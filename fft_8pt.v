==> flow/design.v <==
`timescale 1ns / 1ps
module FFT_8pt(
    input clk, reset,
    input [11:0] real_in, imag_in,
    input [2:0] addr_real, addr_imag,
    input wr_en_real, wr_en_imag,
    output [23:0] fft_real_out, fft_imag_out
);
    wire [11:0] mem_real_out, mem_imag_out;
    wire [11:0] parallel_real[0:7], parallel_imag[0:7];
    wire [23:0] fft_result_real[0:7], fft_result_imag[0:7];
    FFT_Memory memory_unit (
        .clk(clk),
        .real_in(real_in),
        .imag_in(imag_in),
        .addr_real(addr_real),
        .addr_imag(addr_imag),
        .wr_en_real(wr_en_real),
        .wr_en_imag(wr_en_imag),
        .real_out(mem_real_out),
        .imag_out(mem_imag_out)
    );
    S2P_Converter s2p_unit (
        .clk(clk),
        .reset(reset),
        .serial_real(mem_real_out),
        .serial_imag(mem_imag_out),
        .parallel_real_0(parallel_real[0]), .parallel_imag_0(parallel_imag[0]),
        .parallel_real_1(parallel_real[1]), .parallel_imag_1(parallel_imag[1]),
        .parallel_real_2(parallel_real[2]), .parallel_imag_2(parallel_imag[2]),
        .parallel_real_3(parallel_real[3]), .parallel_imag_3(parallel_imag[3]),
        .parallel_real_4(parallel_real[4]), .parallel_imag_4(parallel_imag[4]),
        .parallel_real_5(parallel_real[5]), .parallel_imag_5(parallel_imag[5]),
        .parallel_real_6(parallel_real[6]), .parallel_imag_6(parallel_imag[6]),
        .parallel_real_7(parallel_real[7]), .parallel_imag_7(parallel_imag[7])
    );
    FFT_Engine fft_core (
        .in0_real(parallel_real[0]), .in0_imag(parallel_imag[0]),
        .in1_real(parallel_real[1]), .in1_imag(parallel_imag[1]),
        .in2_real(parallel_real[2]), .in2_imag(parallel_imag[2]),
        .in3_real(parallel_real[3]), .in3_imag(parallel_imag[3]),
        .in4_real(parallel_real[4]), .in4_imag(parallel_imag[4]),
        .in5_real(parallel_real[5]), .in5_imag(parallel_imag[5]),
        .in6_real(parallel_real[6]), .in6_imag(parallel_imag[6]),
        .in7_real(parallel_real[7]), .in7_imag(parallel_imag[7]),
        .out0_real(fft_result_real[0]), .out0_imag(fft_result_imag[0]),
        .out1_real(fft_result_real[1]), .out1_imag(fft_result_imag[1]),
        .out2_real(fft_result_real[2]), .out2_imag(fft_result_imag[2]),
        .out3_real(fft_result_real[3]), .out3_imag(fft_result_imag[3]),
        .out4_real(fft_result_real[4]), .out4_imag(fft_result_imag[4]),
        .out5_real(fft_result_real[5]), .out5_imag(fft_result_imag[5]),
        .out6_real(fft_result_real[6]), .out6_imag(fft_result_imag[6]),
        .out7_real(fft_result_real[7]), .out7_imag(fft_result_imag[7])
    );
    P2S_Converter p2s_unit (
        .clk(clk),
        .reset(reset),
        .parallel_real_0(fft_result_real[0]), .parallel_imag_0(fft_result_imag[0]),
        .parallel_real_1(fft_result_real[1]), .parallel_imag_1(fft_result_imag[1]),
        .parallel_real_2(fft_result_real[2]), .parallel_imag_2(fft_result_imag[2]),
        .parallel_real_3(fft_result_real[3]), .parallel_imag_3(fft_result_imag[3]),
        .parallel_real_4(fft_result_real[4]), .parallel_imag_4(fft_result_imag[4]),
        .parallel_real_5(fft_result_real[5]), .parallel_imag_5(fft_result_imag[5]),
        .parallel_real_6(fft_result_real[6]), .parallel_imag_6(fft_result_imag[6]),
        .parallel_real_7(fft_result_real[7]), .parallel_imag_7(fft_result_imag[7]),
        .serial_real(fft_real_out),
        .serial_imag(fft_imag_out)
    );
endmodule
module FFT_Memory(
    input clk,
    input [11:0] real_in, imag_in,
    input [2:0] addr_real, addr_imag,
    input wr_en_real, wr_en_imag,
    output [11:0] real_out, imag_out
);
    reg [11:0] real_mem [0:7];
    reg [11:0] imag_mem [0:7];
    reg [2:0] read_addr_real, read_addr_imag;
    always @(posedge clk) begin
        if(wr_en_real) real_mem[addr_real] <= real_in;
        else read_addr_real <= addr_real;
        if(wr_en_imag) imag_mem[addr_imag] <= imag_in;
        else read_addr_imag <= addr_imag;
    end
    assign real_out = real_mem[read_addr_real];
    assign imag_out = imag_mem[read_addr_imag];
endmodule
module S2P_Converter(
    input clk, reset,
    input [11:0] serial_real, serial_imag,
    output [11:0] parallel_real_0, parallel_imag_0,
    output [11:0] parallel_real_1, parallel_imag_1,
    output [11:0] parallel_real_2, parallel_imag_2,
    output [11:0] parallel_real_3, parallel_imag_3,
    output [11:0] parallel_real_4, parallel_imag_4,
    output [11:0] parallel_real_5, parallel_imag_5,
    output [11:0] parallel_real_6, parallel_imag_6,
    output [11:0] parallel_real_7, parallel_imag_7
);
    reg [3:0] counter;
    reg [11:0] real_shift_reg [0:7];
    reg [11:0] imag_shift_reg [0:7];
    integer i;
    always @(posedge clk or posedge reset) begin
        if(reset) begin
            counter <= 0;
            for(i=0; i<8; i=i+1) begin
                real_shift_reg[i] <= 0;
                imag_shift_reg[i] <= 0;
            end
        end else if(counter < 8) begin
            for(i=7; i>0; i=i-1) begin
                real_shift_reg[i] <= real_shift_reg[i-1];
                imag_shift_reg[i] <= imag_shift_reg[i-1];
            end
            real_shift_reg[0] <= serial_real;
            imag_shift_reg[0] <= serial_imag;
            counter <= counter + 1;
        end
    end
    assign parallel_real_0 = real_shift_reg[7];
    assign parallel_imag_0 = imag_shift_reg[7];
    assign parallel_real_1 = real_shift_reg[6];
    assign parallel_imag_1 = imag_shift_reg[6];
    assign parallel_real_2 = real_shift_reg[5];
    assign parallel_imag_2 = imag_shift_reg[5];
    assign parallel_real_3 = real_shift_reg[4];
    assign parallel_imag_3 = imag_shift_reg[4];
    assign parallel_real_4 = real_shift_reg[3];
    assign parallel_imag_4 = imag_shift_reg[3];
    assign parallel_real_5 = real_shift_reg[2];
    assign parallel_imag_5 = imag_shift_reg[2];
    assign parallel_real_6 = real_shift_reg[1];
    assign parallel_imag_6 = imag_shift_reg[1];
    assign parallel_real_7 = real_shift_reg[0];
    assign parallel_imag_7 = imag_shift_reg[0];
endmodule
module FFT_Engine(
    input [11:0] in0_real, in0_imag,
    input [11:0] in1_real, in1_imag,
    input [11:0] in2_real, in2_imag,
    input [11:0] in3_real, in3_imag,
    input [11:0] in4_real, in4_imag,
    input [11:0] in5_real, in5_imag,
    input [11:0] in6_real, in6_imag,
    input [11:0] in7_real, in7_imag,
    output [23:0] out0_real, out0_imag,
    output [23:0] out1_real, out1_imag,
    output [23:0] out2_real, out2_imag,
    output [23:0] out3_real, out3_imag,
    output [23:0] out4_real, out4_imag,
    output [23:0] out5_real, out5_imag,
    output [23:0] out6_real, out6_imag,
    output [23:0] out7_real, out7_imag
);
    wire [12:0] s1_0r, s1_0i, s1_1r, s1_1i;
    Butterfly_Stage1 bf1_0(
        .in_real_a(in0_real), .in_imag_a(in0_imag),
        .in_real_b(in4_real), .in_imag_b(in4_imag),
        .sum_real(s1_0r), .sum_imag(s1_0i),
        .diff_real(s1_1r), .diff_imag(s1_1i)
    );
    assign out0_real = s1_0r << 11;  
    assign out0_imag = s1_0i << 11;
endmodule
module Butterfly_Stage1(
    input [11:0] in_real_a, in_imag_a,
    input [11:0] in_real_b, in_imag_b,
    output [12:0] sum_real, sum_imag,
    output [12:0] diff_real, diff_imag
);
    assign sum_real = in_real_a + in_real_b;
    assign sum_imag = in_imag_a + in_imag_b;
    assign diff_real = in_real_a - in_real_b;
    assign diff_imag = in_imag_a - in_imag_b;
endmodule
module P2S_Converter(
    input clk, reset,
    input [23:0] parallel_real_0, parallel_imag_0,
    input [23:0] parallel_real_1, parallel_imag_1,
    input [23:0] parallel_real_2, parallel_imag_2,
    input [23:0] parallel_real_3, parallel_imag_3,
    input [23:0] parallel_real_4, parallel_imag_4,
    input [23:0] parallel_real_5, parallel_imag_5,
    input [23:0] parallel_real_6, parallel_imag_6,
    input [23:0] parallel_real_7, parallel_imag_7,
    output reg [23:0] serial_real, serial_imag
);
    reg [2:0] count;
    always @(posedge clk or posedge reset) begin
        if(reset) count <= 0;
        else count <= (count == 7) ? 0 : count + 1;
    end
    always @(*) begin
        case(count)
            0: begin serial_real = parallel_real_0; serial_imag = parallel_imag_0; end
            1: begin serial_real = parallel_real_1; serial_imag = parallel_imag_1; end
            2: begin serial_real = parallel_real_2; serial_imag = parallel_imag_2; end
            3: begin serial_real = parallel_real_3; serial_imag = parallel_imag_3; end
            4: begin serial_real = parallel_real_4; serial_imag = parallel_imag_4; end
            5: begin serial_real = parallel_real_5; serial_imag = parallel_imag_5; end
            6: begin serial_real = parallel_real_6; serial_imag = parallel_imag_6; end
            7: begin serial_real = parallel_real_7; serial_imag = parallel_imag_7; end
        endcase
    end
endmodule
* Reports on FFT_8pt
What the tools print for FFT_8pt, step after step.
Lines are those of the file above, counted from 1.
Operators: Yosys type, input widths -> output width; for muxes data width and select width s.
A cell with n/a has no value.
- Top module :: FFT_8pt
- Clock input :: clk
- Library :: sky130hd
- Timing corner :: tt_025C_1v80

* After elaboration
Counts by Yosys on the flattened word-level netlist (proc, flatten, opt, wreduce). Print and check cells are left out. Cells with the same type and inputs are merged into one.
Yosys's memory passes give these memory sizes; they may raise the number of words (mostly to a power of two), join words into wider ones and drop unused or constant bits.
- Reductions and logical operators :: 1
- Mux-type cells :: 9
- $lt $le $gt $ge :: 1
- Equal/unequal tests :: 7
- $add $sub $neg :: 4
** Operators by type and width (number)
- $pmux 24 s8 :: 2
- $add 12x12->13 :: 2
- $mux 12 :: 2
- $eq 3x3->1 const B :: 4
- $mux 3 :: 3
- $eq 3x2->1 const B :: 2
- $add 4x1->4 const B :: 1
- $lt 4x4->1 const B :: 1
- $add 3x1->3 const B :: 1
- $eq 3x1->1 const B :: 1
- $logic_not 3->1 :: 1
- $mux 1 :: 2
- Bits of input ports :: 34
- Bits in writable memories :: 192
- Register bits :: 181
- Word width x clocked read ports :: 24
- Memory cells :: 2
- Output and inout bits :: 48
** Memories
- memory_unit.imag_mem :: depth 8, bits a word 12, read ports 1, write ports 1, RTL line 78 : reg [11:0] imag_mem [0:7];
- memory_unit.real_mem :: depth 8, bits a word 12, read ports 1, write ports 1, RTL line 77 : reg [11:0] real_mem [0:7];

* Longest topological paths
Yosys ltp: most cells in a row. Word level: on the elaborated netlist, between registers, memories and ports. Mapped: between sequential cells and ports; inverters and the memories' decode and read muxes count.
- Word-level depth :: 2
- ABC_AREA :: 0
- Mapped depth :: 6

* Mapped cells and area
Yosys stat after the flow's synthesis: flattened, memories mapped to cells. It holds for the ABC_AREA given above (unset counts as 0); a run with the other value may have another netlist.
Totals and module areas in this step are rounded.
- Flip-flop cells :: 394
- Sequential area :: 10850 um2
- Buffer cells :: 62
- Synthesis area :: 16080 um2
- Cells in the netlist :: 935
** Cells by type
- sky130_fd_sc_hd__edfxtp_1 :: number 198, total area 5.95E+03 um2
- sky130_fd_sc_hd__dfrtp_1 :: number 196, total area 4.9E+03 um2
- sky130_fd_sc_hd__mux2_2 :: number 169, total area 1.9E+03 um2
- sky130_fd_sc_hd__mux4_2 :: number 46, total area 1.04E+03 um2
- sky130_fd_sc_hd__ha_1 :: number 25, total area 312.8 um2
- sky130_fd_sc_hd__mux2i_1 :: number 24, total area 240.23 um2
- sky130_fd_sc_hd__buf_4 :: number 22, total area 165.158 um2
- sky130_fd_sc_hd__nand2_1 :: number 35, total area 131.376 um2
- sky130_fd_sc_hd__o21ai_1 :: number 25, total area 125.12 um2
- sky130_fd_sc_hd__buf_2 :: number 24, total area 120.115 um2
- sky130_fd_sc_hd__xnor2_1 :: number 10, total area 87.584 um2
- sky130_fd_sc_hd__nor2_1 :: number 22, total area 82.579 um2
- sky130_fd_sc_hd__a21oi_1 :: number 13, total area 65.062 um2
- sky130_fd_sc_hd__xor2_1 :: number 7, total area 61.309 um2
- sky130_fd_sc_hd__nor3_1 :: number 12, total area 60.058 um2
- sky130_fd_sc_hd__a21o_1 :: number 7, total area 52.55 um2
- sky130_fd_sc_hd__mux4_1 :: number 2, total area 52.55 um2
- sky130_fd_sc_hd__nand2b_1 :: number 8, total area 50.048 um2
Not listed: further types 37, cells in them 90.
The figures by module come from a second, unflattened synthesis with its own total; it is not the netlist above.
- Cells (unflattened synthesis) :: 1852
- Area (unflattened synthesis) :: 23920 um2
Rows give one instance, submodules left out.
** Modules
- FFT_Memory :: area 7874 um2, instances 1, sequential area 6066 um2, cells 324
- S2P_Converter :: area 7869 um2, instances 1, sequential area 4905 um2, cells 417
- P2S_Converter :: area 3045 um2, instances 1, sequential area 75.1 um2, cells 412
- FFT_Engine :: area 2691 um2, instances 1, sequential area 0.0 um2, cells 359
- Butterfly_Stage1 :: area 2445 um2, instances 1, sequential area 0.0 um2, cells 340
- FFT_8pt :: area 0.0 um2, instances 1, sequential area 0.0 um2, cells 0

* Path before layout
Source: OpenSTA report_checks on the synthesized netlist (no wires, ideal clock, input and output delay 20% of the period each), path of least setup slack; recovery checks are left aside. Register names are those of the netlist, which keeps one name where synthesis merged equal registers.
- Path kind :: register to output
- Start point :: register s2p_unit.real_shift_reg[7][0]
- End point :: output fft_real_out[23]
- Stages :: 7
- Time at the first pin :: 0.000 ns
- Path delay :: 1.844 ns
- Path slack :: -0.148 ns
- Clock period :: 2.12 ns
- External output delay :: 0.424 ns
- Data arrival time :: 1.844 ns
- Path buffers :: 0
- Data required time :: 1.696 ns
- Period reached after synthesis :: 2.268 ns
"path delay" = arrival - input delay + setup time.
A path that ends at an output port has no setup time.
"stages": output pins that drive a net of the path, with the launching flip-flop's if there is one; two outputs of one cell count as two.
"period reached after synthesis" = period - worst setup slack (recovery checks aside). The figure is calculated, with input and output delays left at 20% of the set period.
The rows between start and end are the longest chain of elaborated cells between them; the timing report does not say that the signal goes this way. Where chains are equally long, one stands for them.
A line is the first line of the expression or statement that the cell stems from. Yosys adds cells for indexed reads and writes and turns some case tables into memories.
- Path through :: sky130_fd_sc_hd__dfrtp_1 > sky130_fd_sc_hd__ha_1 > sky130_fd_sc_hd__fa_1 > sky130_fd_sc_hd__a21oi_1 > sky130_fd_sc_hd__o22ai_1 > sky130_fd_sc_hd__o22a_1 > sky130_fd_sc_hd__a221o_1
- Length of the longest elaborated chain :: 2
- Elaborated cells between the ends (all ways) :: 2
- RTL lines with such cells :: 2
- Those cells by class :: add/sub: 1; mux: 1
** RTL lines, path post-synthesis
- start: declaration :: RTL line 102 : reg [11:0] real_shift_reg [0:7];
- start: assignment :: RTL line 109 : real_shift_reg[i] <= 0;
- start: assignment :: RTL line 114 : real_shift_reg[i] <= real_shift_reg[i-1];
- $add 12x12->13 :: RTL line 173 : assign sum_real = in_real_a + in_real_b;
- $pmux 24 s8 :: RTL line 196 : case(count)
- end: declaration :: RTL line 7 : output [23:0] fft_real_out, fft_imag_out

* Timing after layout
From the final timing report of entry B: the path of least setup slack in the routed layout; clock arrival at registers is part of the times.
- Path kind :: register to output
- Start point :: register s2p_unit.real_shift_reg[3][0]
- End point :: output fft_real_out[23]
- Data required time :: 1.53 ns
- Stages :: 8
- Data arrival time :: 2.45 ns
- Clock period :: 1.91 ns
- Path buffers :: 1
- Time at the first pin :: 0.55 ns
- Path slack :: -0.92 ns
- External output delay :: 0.38 ns
The rows between start and end are the longest chain of elaborated cells between them; the timing report does not say that the signal goes this way. Where chains are equally long, one stands for them.
- Path through :: sky130_fd_sc_hd__dfrtp_1 > sky130_fd_sc_hd__ha_2 > sky130_fd_sc_hd__fa_2 > sky130_fd_sc_hd__a21oi_4 > sky130_fd_sc_hd__o22ai_4 > sky130_fd_sc_hd__o22a_1 > sky130_fd_sc_hd__a221o_1 > sky130_fd_sc_hd__buf_2
- Length of the longest elaborated chain :: 2
- Elaborated cells between the ends (all ways) :: 2
- RTL lines with such cells :: 2
- Those cells by class :: add/sub: 1; mux: 1
** RTL lines, path after layout
- start: declaration :: RTL line 102 : reg [11:0] real_shift_reg [0:7];
- start: assignment :: RTL line 109 : real_shift_reg[i] <= 0;
- start: assignment :: RTL line 114 : real_shift_reg[i] <= real_shift_reg[i-1];
- $add 12x12->13 :: RTL line 173 : assign sum_real = in_real_a + in_real_b;
- $pmux 24 s8 :: RTL line 196 : case(count)
- end: declaration :: RTL line 7 : output [23:0] fft_real_out, fft_imag_out

## Implementation results

Below are 2 stored runs of the flow (Yosys, OpenROAD; platform sky130hd) on FFT_8pt, each with its settings and what was measured, unordered. Constraints: input delay and output delay 20% of the set period each, output load 0.01 pF.
"clock period reached" is the run's clock period less its worst setup slack. It is reckoned from that one timing run; input and output delays stay at 20% of the period that was set.
"time of the worst setup path" = time allowed to the worst setup path (clock period - input delay - output delay, where it has them) - its slack; a late launch clock adds to it, a late capture clock takes from it.
"total power after layout" is the tool's figure for a default switching activity; nothing was simulated.
Measured values are rounded.

** Entry A
- Settings :: period_ns=2.65; CORE_UTILIZATION=69; SETUP_SLACK_MARGIN=0.37; PLACE_DENSITY_LB_ADDON=0.3; CORE_MARGIN=5; CELL_PAD_IN_SITES_DETAIL_PLACEMENT=2; ABC_AREA=0; CTS_CLUSTER_SIZE=24; CAP_MARGIN=40; SLEW_MARGIN=20
- Outcome :: not finished: placement ended with error DPL-0033

** Entry B
- Settings :: period_ns=1.91; CORE_UTILIZATION=23; PLACE_DENSITY_LB_ADDON=0.13; CELL_PAD_IN_SITES_DETAIL_PLACEMENT=0; ABC_AREA=0; CTS_CLUSTER_SIZE=82; CAP_MARGIN=20; CORE_MARGIN=2; SLEW_MARGIN=20
- Post-synthesis cell area :: 16080 um2
- Die size :: 72050 um2
- Standard-cell area after routing :: 21010 um2
- Utilization after layout :: 30.5%
- Lowest setup slack :: -0.921 ns
- Final setup TNS :: -16.39 ns
- Total power after layout :: 23560 µW
- Clock period reached :: 2.831 ns
- Time of the worst setup path :: 2.45 ns
- Class of the worst setup path :: register to output
